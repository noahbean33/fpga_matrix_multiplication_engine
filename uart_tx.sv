==> flow/design.v <==
module uart_tx(
    input clk,
    input rst,
    input [7:0] data_in,
    input data_valid,
    output reg tx,
    output reg ready
);
    reg [3:0] bit_idx;
    reg [9:0] tx_shift_reg;
    reg [15:0] clk_div;
    always @(posedge clk or posedge rst) begin
        if (rst) begin
            tx <= 1;
            ready <= 1;
            bit_idx <= 0;
        end else if (data_valid && ready) begin
            tx_shift_reg <= {1'b1, data_in, 1'b0};
            ready <= 0;
        end else begin
            clk_div <= clk_div + 1;
            if (clk_div == 434) begin
                clk_div <= 0;
                tx <= tx_shift_reg[bit_idx];
                if (bit_idx == 9) begin
                    bit_idx <= 0;
                    ready <= 1;
                end else begin
                    bit_idx <= bit_idx + 1;
                end
            end
        end
    end
endmodule
From RTL to reports: uart_tx
The steps from the RTL of uart_tx to its reports follow in flow order.
Lines are those of the file above, counted from 1.
Operators carry their Yosys type and port widths (W data, S select, Z words).
Cell names lack the library's common part.
A cell with -- has no value.

inputs
  top = uart_tx
  clock = clk
  standard-cell library = sky130hd
  timing corner = tt_025C_1v80

Elaborated design
Source: Yosys, flattened and elaborated, memories not mapped. Widths are those after wreduce. Registers that Yosys merges into a memory's read port (data or address) are not register bits. Print and check cells do not count. Equal cells are merged and count once.

storage and ports
  elaborated cells = 23
  register bits = 30
  input port bits = 11
  output and inout port bits = 2

operators by class
  bitwise logic cells = 2
  $add $sub $neg = 2
  mux-type cells = 4
  shift operators = 1
  eq/ne operators = 2
  reductions and logical operators = 7

operator list
  operator                 number
  $add A16 B1 Y16 const B  1
  $eq A16 B9 Y1 const B    1
  $shiftx A10 B4 Y1        1
  $reduce_and A2 Y1        4
  $reduce_bool A2 Y1       2
  $add A4 B1 Y4 const B    1
  $eq A4 B4 Y1 const B     1
  $mux W4                  1
  $mux W1                  3
  $not A1 Y1               2
  $logic_and A1 B1 Y1      1

Longest topological paths
Yosys ltp: most cells in a row. Word level: on the elaborated netlist, between registers, memories and ports. Mapped: between sequential cells and ports; inverters and the memories' decode and read muxes count.

logic depth
  depth in word-level cells = 4
  ABC_AREA = 0
  depth in mapped cells = 7
  gate-level depth less buffers = 6

Netlist
Yosys stat after the flow's synthesis: flattened, memories mapped to cells. It holds for the ABC_AREA given above (unset counts as 0); a run with the other value may have another netlist.
The area totals of this step are shown rounded.

cells by type
  cell      number  total area (um^2)
  edfxtp_1  24      720.691
  xnor2_1   12      105.101
  dfrtp_1   4       100.096
  dfstp_2   2       52.55
  nor2_1    14      52.55
  mux2_2    3       33.782
  nand4_1   5       31.28
  xor2_1    3       26.275
  ha_1      2       25.024
  nand3_1   5       25.024
  inv_1     6       22.522
  mux4_2    1       22.522
  or4_4     2       22.522
  nor4_4    1       21.27
  and3_1    3       18.768
  nand2_1   5       18.768
  nor3_1    3       15.014
  nor2b_1   2       12.512

Not listed: further types 16, cells in them 17.

synthesis totals
  chip area (Yosys) = 1500 um^2
  flip-flop cells = 30
  cells in the netlist = 114
  sequential area = 870 um^2
  buffer cells = 3

Timing after synthesis
Source: OpenSTA report_checks on the synthesized netlist (no wires, ideal clock, input and output delay 20% of the period each), path of least setup slack; recovery checks are left aside. Register names are those of the netlist, which keeps one name where synthesis merged equal registers.

timing path post-synthesis
  kind = register to register
  start = register clk_div[0]
  end = register bit_idx[3]
  slack = 0.439 ns
  arrival = 1.760 ns
  period = 2.32 ns
  launch time at the first pin = 0.000 ns
  stages = 8
  buffers on the path = 1
  data required time = 2.199 ns
  delay of the path = 1.881 ns
  library setup time = 0.121 ns
  period reached after synthesis = 1.881 ns

"delay of the path" = arrival - input delay + setup time.
"stages" counts driving pins, that of a launching flip-flop among them; a cell with two outputs on the path counts twice.
"period reached after synthesis" = period - worst setup slack (recovery checks aside). The figure is calculated, with input and output delays left at 20% of the set period.
Between the ends stands the longest chain of elaborated cells between them, by number of cells; it is not shown to be the way that was timed. Of several equally long chains one is given.
Each line given opens the expression or statement behind the cell; cells for indexed reads and writes are added by Yosys, which also makes memories of some case tables.
At most two assigning lines are given for a register; there are more.

on the way, post-synthesis
  cell sequence = edfxtp_1 > inv_1 > ha_1 > or3b_2 > nor4_4 > buf_6 > o2111ai_1 > a22o_1
  cells in the longest elaborated chain = 2
  elaborated cells on any way between the ends = 2
  RTL lines with such cells = 1
  those cells by class = eq/ne (1); reduce/logical (1)

RTL lines, path post-synthesis
  element             RTL line  text
  start: declaration  11        reg [15:0] clk_div;
  start: assignment   21        clk_div <= clk_div + 1;
  start: assignment   23        clk_div <= 0;
  $eq A16 B9 Y1       22        if (clk_div == 434) begin
  $reduce_and A2 Y1   --
  end: assignment     26        bit_idx <= 0;
  end: assignment     29        bit_idx <= bit_idx + 1;
  end: declaration    9         reg [3:0] bit_idx;

Worst path after layout
Path of least setup slack in the final report of run 1 (OpenROAD, finished layout, wires in). Where an end is a register, its clock arrival counts in the times.

timing path post-layout
  kind = register to register
  start = register clk_div[0]
  end = register tx
  arrival = 2.56 ns
  buffers on the path = 0
  library setup time = 0.07 ns
  slack = 0.74 ns
  data required time = 3.30 ns
  launch time at the first pin = 0.32 ns
  period = 3.04 ns
  stages = 7

Between the ends stands the longest chain of elaborated cells between them, by number of cells; it is not shown to be the way that was timed. Of several equally long chains one is given.

on the way, post-layout
  cell sequence = edfxtp_1 > inv_1 > ha_1 > or3b_2 > nor4_4 > nand2_1 > mux2_1
  cells in the longest elaborated chain = 2
  elaborated cells on any way between the ends = 2
  RTL lines with such cells = 1
  those cells by class = eq/ne (1); reduce/logical (1)

RTL lines, path post-layout
  element             RTL line  text
  start: declaration  11        reg [15:0] clk_div;
  start: assignment   21        clk_div <= clk_div + 1;
  start: assignment   23        clk_div <= 0;
  $eq A16 B9 Y1       22        if (clk_div == 434) begin
  $reduce_and A2 Y1   --
  end: assignment     14        tx <= 1;
  end: assignment     24        tx <= tx_shift_reg[bit_idx];
  end: declaration    6         output reg tx,

--- measured runs ---
Settings and measured results of 2 stored flow runs for module uart_tx (sky130hd), not sorted in any way. The constraints put input and output delay at 20% of the set period each and load the outputs with 0.01 pF.
"achieved period" means the clock period less the worst setup slack. The figure is calculated, with input and output delays left at 20% of the set period.
"worst path time" is the time allowed to the run's worst setup path (the clock period less input and output delay, where it has them) less its slack. Clock arrival times count: a late capture clock shortens it, a late launch clock lengthens it.
By "total power after layout" is meant OpenSTA's value without simulated activity: inputs other than the clock are taken to toggle once in ten clock periods, and the tool carries that through the logic.
The measured numbers are rounded.
Among the settings, n/a means not set for that run.

setting or result                              run 1                 run 2
period_ns                                      3.04                  1.39
CORE_UTILIZATION                               65                    47
HOLD_SLACK_MARGIN                              0.18                  0.16
ABC_AREA                                       0                     n/a
GPL_TIMING_DRIVEN                              1                     n/a
CAP_MARGIN                                     35                    20
CORE_MARGIN                                    2                     2
SLEW_MARGIN                                    20                    40
SETUP_SLACK_MARGIN                             n/a                   0.06
PLACE_DENSITY_LB_ADDON                         n/a                   0.09
CORE_ASPECT_RATIO                              n/a                   0.57
CELL_PAD_IN_SITES_GLOBAL_PLACEMENT             n/a                   0
CELL_PAD_IN_SITES_DETAIL_PLACEMENT             n/a                   1
TNS_END_PERCENT                                n/a                   20
worst path time (ns)                           2.30                  2.01
kind of the worst setup path                   register to register  register to register
utilization after routing (%)                  76                    70
setup slack of the critical path (ns)          0.74                  -0.62
achieved period (ns)                           2.304                 2.009
die size (um^2)                                2600                  3600
standard-cell area of the final layout (um^2)  1700                  2100
post-synthesis cell area (um^2)                1500                  1500
total power after layout (mW)                  0.75                  2.2
setup TNS (ns)                                 0.000                 -8.6
--- end ---
