==> flow/design.v <==
module uart_rx(
    input clk,
    input rst,
    input rx,
    output reg [7:0] data_out,
    output reg data_valid
);
    reg [3:0] bit_idx;
    reg [9:0] rx_shift_reg;
    reg [15:0] clk_div;
    always @(posedge clk or posedge rst) begin
        if (rst) begin
            bit_idx <= 0;
            data_valid <= 0;
        end else begin
            clk_div <= clk_div + 1;
            if (clk_div == 434) begin  
                clk_div <= 0;
                rx_shift_reg <= {rx, rx_shift_reg[9:1]};
                if (bit_idx == 9) begin
                    data_out <= rx_shift_reg[8:1];
                    data_valid <= 1;
                    bit_idx <= 0;
                end else begin
                    bit_idx <= bit_idx + 1;
                    data_valid <= 0;
                end
            end
        end
    end
endmodule
Step by step through the tools: uart_rx
Tool output for the design above, in the order of the flow.
Line numbers count from 1 in the design file above.
Library cell names are shortened.
{"block": "inputs", "design": "uart_rx", "clk_port": "clk", "cell_library": "sky130hd", "corner": "tt_025C_1v80"}

Word level
Yosys after proc, flatten, opt, wreduce and memory -nomap, before mapping. Enables and synchronous resets that opt folds into registers are not counted as muxes. Memory bits, and registers merged into a memory's read port (data or address), are not among the register bits. Print and check cells are not counted. Equal cells are merged and count once.
{"block": "bits", "mem_count": 0, "regBits": 39, "ram_bits": 0, "out_inout_bits": 9, "elab_cells": 14, "latchBits": 0, "inputBits": 3, "clocked_rd_ports_x_width": 0, "rom_bits": 0}
{"block": "classes", "eq_ne": 2, "n_mul": 0, "n_reduce_logical": 2, "add_sub_neg": 2, "n_shift": 0, "n_logic": 1, "div_mod_pow": 0, "cmp": 0, "muxes": 2}
{"block": "ops", "operator": "adder 16 x 1 -> 16 bit with constant B", "n": 1}
{"block": "ops", "operator": "equality test 16 x 9 -> 1 bit with constant B", "n": 1}
{"block": "ops", "operator": "adder 4 x 1 -> 4 bit with constant B", "n": 1}
{"block": "ops", "operator": "equality test 4 bit with constant B", "n": 1}
{"block": "ops", "operator": "2-to-1 mux 4 bit", "n": 1}
{"block": "ops", "operator": "AND reduction 3 bit", "n": 1}
{"block": "ops", "operator": "AND reduction 2 bit", "n": 1}
{"block": "ops", "operator": "NOT 1 bit", "n": 1}
{"block": "ops", "operator": "2-to-1 mux 1 bit", "n": 1}

Longest topological paths
Yosys ltp: most cells in a row. Word level: on the elaborated netlist, between registers, memories and ports. Mapped: between sequential cells and ports; inverters and the memories' decode and read muxes count.
{"block": "depth", "depth_word": 2, "ABC_AREA": 0, "ltp_mapped": 8, "ltp_nobuf": 6}

Synthesis result
Yosys stat after the flow's synthesis: flattened, memories mapped to cells. It holds for the ABC_AREA given above (unset counts as 0); a run with the other value may have another netlist.
Totals and module areas in this step are rounded.
{"block": "by_type", "cell": "edfxtp_1", "n": 33, "area_total_um2": 990.95}
{"block": "by_type", "cell": "dfrtp_1", "n": 5, "area_total_um2": 125.12}
{"block": "by_type", "cell": "xor2_1", "n": 9, "area_total_um2": 78.826}
{"block": "by_type", "cell": "xnor2_1", "n": 7, "area_total_um2": 61.309}
{"block": "by_type", "cell": "nor2_1", "n": 13, "area_total_um2": 48.797}
{"block": "by_type", "cell": "ha_1", "n": 2, "area_total_um2": 25.024}
{"block": "by_type", "cell": "nand3_1", "n": 5, "area_total_um2": 25.024}
{"block": "by_type", "cell": "nand4_1", "n": 4, "area_total_um2": 25.024}
{"block": "by_type", "cell": "nor4_4", "n": 1, "area_total_um2": 21.27}
{"block": "by_type", "cell": "nand3_2", "n": 2, "area_total_um2": 20.019}
{"block": "by_type", "cell": "inv_1", "n": 5, "area_total_um2": 18.768}
{"block": "by_type", "cell": "and4_1", "n": 2, "area_total_um2": 17.517}
{"block": "by_type", "cell": "buf_8", "n": 1, "area_total_um2": 15.014}
{"block": "by_type", "cell": "nand2_1", "n": 4, "area_total_um2": 15.014}
{"block": "by_type", "cell": "and3_1", "n": 2, "area_total_um2": 12.512}
{"block": "by_type", "cell": "and4bb_1", "n": 1, "area_total_um2": 12.512}
{"block": "by_type", "cell": "and4bb_2", "n": 1, "area_total_um2": 12.512}
{"block": "by_type", "cell": "nor2b_1", "n": 2, "area_total_um2": 12.512}
Other cell types: 14; their cells: 15.
{"block": "mapped", "mapped_cells": 114, "n_buf": 2, "ffs": 38, "seq_area_um2": 1120, "mapped_area_um2": 1650}

Timing after synthesis
Path of least setup slack by OpenSTA after synthesis, without wires, with an ideal clock, recovery checks aside; 20% of the period is set as input and as output delay. Where synthesis merged equal registers, the netlist keeps one of their names.
{"block": "synth_path", "kind": "register to register", "startpoint": "register clk_div[0]", "endpoint": "register data_out[0]", "required_time_ns": 2.444, "slack_ns": 0.873, "arrival_time_ns": 1.571, "setup_time_ns": 0.366, "tclk_ns": 2.81, "launch_ns": 0.000, "path_delay_ns": 1.937, "path_buffers": 1, "path_stages": 8, "period_less_setup_slack_ns": 1.937}
"path_delay_ns" = arrival - input delay + setup time.
"path_stages" counts driving pins, that of a launching flip-flop among them; a cell with two outputs on the path counts twice.
"period_less_setup_slack_ns" is the clock period less the worst setup slack; recovery checks do not enter. This is arithmetic on one report: input and output delays are still those of the set period (20% each).
The rows between start and end are the longest chain of elaborated cells between them; the timing report does not say that the signal goes this way. Where chains are equally long, one stands for them.
Each line given opens the expression or statement behind the cell; cells for indexed reads and writes are added by Yosys, which also makes memories of some case tables.
{"block": "synth_via", "cell_sequence": "edfxtp_1 -> inv_1 -> ha_1 -> nor3b_1 -> and4_1 -> buf_6 -> nand2_4 -> nor4_4", "elab_chain_len": 2, "cone_cells": 2, "cone_lines": 1, "cone_classes": "eq/ne (1); reduce/logical (1)"}
{"block": "synth_lines", "element": "start, declared", "line_no": 10, "text": "reg [15:0] clk_div;"}
{"block": "synth_lines", "element": "start, assigned", "line_no": 16, "text": "clk_div <= clk_div + 1;"}
{"block": "synth_lines", "element": "start, assigned", "line_no": 18, "text": "clk_div <= 0;"}
{"block": "synth_lines", "element": "equality test 16 x 9 -> 1 bit", "line_no": 17, "text": "if (clk_div == 434) begin"}
{"block": "synth_lines", "element": "AND reduction 3 bit"}
{"block": "synth_lines", "element": "end, assigned", "line_no": 21, "text": "data_out <= rx_shift_reg[8:1];"}
{"block": "synth_lines", "element": "end, declared", "line_no": 5, "text": "output reg [7:0] data_out,"}

Worst path after layout
From the final timing report of run 1: the path of least setup slack in the routed layout; clock arrival at registers is part of the times.
{"block": "layout_path", "kind": "register to register", "startpoint": "register clk_div[0]", "endpoint": "register rx_shift_reg[6]", "path_stages": 7, "launch_ns": 0.29, "setup_time_ns": 0.29, "required_time_ns": 2.47, "tclk_ns": 2.47, "slack_ns": 0.71, "arrival_time_ns": 1.76, "path_buffers": 1}
The rows between start and end are the longest chain of elaborated cells between them; the timing report does not say that the signal goes this way. Where chains are equally long, one stands for them.
{"block": "layout_via", "cell_sequence": "edfxtp_1 -> inv_1 -> ha_1 -> nor3b_2 -> and4_4 -> buf_6 -> and2_4", "elab_chain_len": 2, "cone_cells": 2, "cone_lines": 1, "cone_classes": "eq/ne (1); reduce/logical (1)"}
{"block": "layout_lines", "element": "start, declared", "line_no": 10, "text": "reg [15:0] clk_div;"}
{"block": "layout_lines", "element": "start, assigned", "line_no": 16, "text": "clk_div <= clk_div + 1;"}
{"block": "layout_lines", "element": "start, assigned", "line_no": 18, "text": "clk_div <= 0;"}
{"block": "layout_lines", "element": "equality test 16 x 9 -> 1 bit", "line_no": 17, "text": "if (clk_div == 434) begin"}
{"block": "layout_lines", "element": "AND reduction 2 bit"}
{"block": "layout_lines", "element": "end, assigned", "line_no": 19, "text": "rx_shift_reg <= {rx, rx_shift_reg[9:1]};"}
{"block": "layout_lines", "element": "end, declared", "line_no": 9, "text": "reg [9:0] rx_shift_reg;"}

Add stored flow runs of uart_rx

Flow measurements of uart_rx on sky130hd: 2 stored runs with different settings, listed in no order. Input and output delays are each 20% of the period that was set; the output load is 0.01 pF.
"clock_period_reached_ns" = clock period - worst setup slack. The figure is calculated, with input and output delays left at 20% of the set period.
"worst_path_ns" is the time allowed to the run's worst setup path (the clock period less input and output delay, where it has them) less its slack. Clock arrival times count: a late capture clock shortens it, a late launch clock lengthens it.
"power_mw" rests on the timing tool's default activity at the inputs, not on a simulated workload.
Measured values are rounded.

Run 1
==> flow/run.sh <==
#!/bin/bash
# the make line also repeats the synthesis and layout settings of config.mk as NAME=value (left out here)
make -C /OpenROAD-flow-scripts/flow DESIGN_CONFIG=/design/flow/config.mk WORK_HOME=/design/flow/orfs CLKGATE_MAP_FILE= finish
==> flow/config.mk <==
export PLATFORM = sky130hd
export DESIGN_NAME = uart_rx
export DESIGN_NICKNAME = uart_rx
export VERILOG_FILES = /design/flow/design.v
export SDC_FILE = /design/flow/constraint.sdc
export NUM_CORES = 4
export LEC_CHECK = 0
export ABC_AREA = 0
export CAP_MARGIN = 20
export CELL_PAD_IN_SITES_GLOBAL_PLACEMENT = 2
export CORE_MARGIN = 3
export CORE_UTILIZATION = 30
export CTS_CLUSTER_DIAMETER = 244
export GPL_ROUTABILITY_DRIVEN = 0
export GPL_TIMING_DRIVEN = 1
export MIN_ROUTING_LAYER = met1
export PLACE_DENSITY = 0.87
export SETUP_SLACK_MARGIN = 0.6
export SLEW_MARGIN = 20
==> flow/constraint.sdc <==
create_clock -name core_clock -period 2.47 [get_ports {clk}]
set_input_delay 0.4940 -clock core_clock [delete_from_list [all_inputs] [get_ports {clk}]]
set_output_delay 0.4940 -clock core_clock [all_outputs]
set_load 0.01 [all_outputs]

==> results of run 1, as JSON <==
{
  "yosys_chip_area_um2": 1650,
  "design.die.area_um2": 6440,
  "final_stdcell_area_um2": 2040,
  "finalUtil_frac": 0.392,
  "timing.setup.ws_ns": 0.707,
  "setup_tns_ns": 0.000,
  "holdWs_ns": 0.426,
  "power_mw": 1.44,
  "clock_period_reached_ns": 1.763,
  "worst_path_ns": 1.76,
  "critical_path_kind": "register to register"
}

Run 2
==> flow/run.sh <==
#!/bin/bash
# the make line also repeats the synthesis and layout settings of config.mk as NAME=value (left out here)
make -C /OpenROAD-flow-scripts/flow DESIGN_CONFIG=/design/flow/config.mk WORK_HOME=/design/flow/orfs CLKGATE_MAP_FILE= finish
==> flow/config.mk <==
export PLATFORM = sky130hd
export DESIGN_NAME = uart_rx
export DESIGN_NICKNAME = uart_rx
export VERILOG_FILES = /design/flow/design.v
export SDC_FILE = /design/flow/constraint.sdc
export NUM_CORES = 4
export LEC_CHECK = 0
export ABC_AREA = 1
export CAP_MARGIN = 10
export CORE_MARGIN = 2
export CORE_UTILIZATION = 52
export MIN_ROUTING_LAYER = met1
export PLACE_DENSITY_LB_ADDON = 0.09
export SLEW_MARGIN = 20
==> flow/constraint.sdc <==
create_clock -name core_clock -period 3.63 [get_ports {clk}]
set_input_delay 0.7260 -clock core_clock [delete_from_list [all_inputs] [get_ports {clk}]]
set_output_delay 0.7260 -clock core_clock [all_outputs]
set_load 0.01 [all_outputs]

==> results of run 2, as JSON <==
{
  "yosys_chip_area_um2": 1880,
  "design.die.area_um2": 4110,
  "final_stdcell_area_um2": 2160,
  "finalUtil_frac": 0.637,
  "timing.setup.ws_ns": 1.60,
  "setup_tns_ns": 0.000,
  "holdWs_ns": 0.443,
  "power_mw": 0.928,
  "clock_period_reached_ns": 2.029,
  "worst_path_ns": 2.03,
  "critical_path_kind": "register to register"
}
